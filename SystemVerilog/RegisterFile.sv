==> flow/design.v <==
`default_nettype none
module RegisterFile(
    input var logic [4:0] i_r_reg_a
    , input var logic [4:0] i_r_reg_b
    , input var logic [4:0] i_w_reg
    , input var logic i_clk
    , input var logic i_w_reg_enable
    , input var logic [31:0] i_w_data
    , output var logic [31:0] o_r_data_a
    , output var logic [31:0] o_r_data_b
);
    typedef logic [31:0] Register;
    typedef Register[31:1] RegisterArray;
    RegisterArray registers;
    always_ff @(negedge i_clk)
        if (i_w_reg_enable == 1 && i_w_reg != 0) registers[i_w_reg] <= i_w_data;
    always_comb
        if (i_r_reg_a == 0) o_r_data_a = 0;
        else o_r_data_a = registers[i_r_reg_a];
    always_comb
        if (i_r_reg_b == 0) o_r_data_b = 0;
        else o_r_data_b = registers[i_r_reg_b];
endmodule
=== From RTL to reports: RegisterFile ===
The steps from the RTL of RegisterFile to its reports follow in flow order.
Lines are those of the file above, counted from 1.
Cell names lack the library's common part.
Not given: -

* Design top: RegisterFile
* Clock: i_clk
* Library: sky130hd
* Library corner: tt_025C_1v80

=== Word-level counts ===
Counts by Yosys on the flattened word-level netlist (proc, flatten, opt, wreduce; memories kept). Register bits leave out memories and registers merged into their read ports (data or address); mux counts leave out enables and synchronous resets folded into registers. Print and check cells are left out. Cells with the same type and inputs are merged into one.

* Bits of input ports: 49
* Latch bits: 0
* Clocked read ports x word width: 0
* Bits in registers: 992
* Memories: 0
* Memory bits (read-only): 0
* Output and inout port bits: 64
* Bits in writable memories: 0

* $add $sub $neg: 1
* Shifts and indexed selects: 4
* Divide/modulo/power cells: 0
* Multiply operators: 0
* Bitwise gates (word level): 3
* Eq/ne operators: 0
* $lt $le $gt $ge: 0
* Reduce/logical cells: 4
* Muxes and demuxes: 2

{| class="wikitable"
|+ Operators by type and width
! operator !! number
|-
| indexed select 992 x 5 -> 1 bit || 2
|-
| variable shift 1 x 6 -> 992 bit || 1
|-
| variable shift 1 x 6 -> 992 bit with constant A || 1
|-
| bitwise AND 992 bit || 1
|-
| OR 992 bit || 1
|-
| inverter 992 bit || 1
|-
| logical NOT 5 bit || 2
|-
| negation 5 -> 6 bit || 1
|-
| nonzero test 5 bit || 1
|-
| two-way mux 1 bit || 2
|-
| logical AND 1 bit || 1
|}

=== Logic depth ===
Longest topological path by Yosys (ltp), each cell counted once; first at word level (registers and memories cut), then after technology mapping (sequential cells cut; the memories' decode and read muxes count).

* Depth after elaboration: 5
* ABC_AREA: 0
* Depth in mapped cells: 10
* Depth with buffers taken out: 7

=== Mapped cells and area ===
Yosys stat after the flow's synthesis: flattened, memories mapped to cells. It holds for the ABC_AREA given above (unset counts as 0); a run with the other value may have another netlist.
The area totals of this step are shown rounded.

{| class="wikitable"
|+ Cell types
! type !! number !! total area (µm²)
|-
| edfxtp_1 || 31 || 930.893
|-
| buf_4 || 62 || 465.446
|-
| a22o_1 || 18 || 157.651
|-
| mux4_2 || 7 || 157.651
|-
| mux2i_1 || 12 || 120.115
|-
| mux2_2 || 10 || 112.608
|-
| nand2_1 || 30 || 112.608
|-
| o21ai_0 || 13 || 65.062
|-
| ha_1 || 5 || 62.56
|-
| inv_1 || 10 || 37.536
|-
| nor2b_1 || 5 || 31.28
|-
| nand3_1 || 6 || 30.029
|-
| buf_2 || 5 || 25.024
|-
| nor4_2 || 2 || 25.024
|-
| o211ai_1 || 3 || 22.522
|-
| nor4_4 || 1 || 21.27
|-
| a211oi_4 || 1 || 20.019
|-
| clkbuf_1 || 5 || 18.768
|}

Other cell types: 31; their cells: 47.

* Flip-flop cells: 31
* Synthesis area: 2,760 µm²
* Cell count: 273
* Buffers: 75

Subject: flow runs of RegisterFile

Hi,

Module RegisterFile, platform sky130hd: 2 stored runs of the flow (Yosys, OpenROAD) with differing settings, in no particular order. Input and output delays are each 20% of the period that was set; the output load is 0.01 pF.
"total power of the final layout" is the tool's figure for a default switching activity; nothing was simulated.
The results are shown rounded.

=== Run 1 ===
{| class="wikitable"
! Setting !! Value
|-
| period_ns || 13.6
|-
| CAP_MARGIN || 20
|-
| CORE_MARGIN || 2
|-
| CORE_UTILIZATION || 40
|-
| SLEW_MARGIN || 20
|-
! Result !! Value
|-
| Worst hold slack || 593 ps
|-
| Die outline area || 7,570 µm²
|-
| Utilization of the finished layout || 43.8 %
|-
| Chip area after synthesis (Yosys) || 2,760 µm²
|-
| Std-cell area (final layout) || 2,940 µm²
|-
| Setup total negative slack || 0 ps
|-
| Total power of the final layout || 0.000279 W
|-
| Worst setup slack after layout || 1,290 ps
|}

=== Run 2 ===
{| class="wikitable"
! Setting !! Value
|-
| period_ns || 14.5
|-
| CORE_UTILIZATION || 64
|-
| SETUP_SLACK_MARGIN || 1.96
|-
| PLACE_DENSITY_LB_ADDON || 0.19
|-
| HOLD_SLACK_MARGIN || 0.06
|-
| CORE_ASPECT_RATIO || 0.65
|-
| CELL_PAD_IN_SITES_DETAIL_PLACEMENT || 2
|-
| TNS_END_PERCENT || 15
|-
| GPL_ROUTABILITY_DRIVEN || 0
|-
| CTS_CLUSTER_SIZE || 83
|-
| CAP_MARGIN || 0
|-
| MIN_ROUTING_LAYER || met2
|-
| MAX_ROUTING_LAYER || met4
|-
| CORE_MARGIN || 2
|-
| SLEW_MARGIN || 20
|}
Stopped before the end: placement reported DPL-0033.

Regards
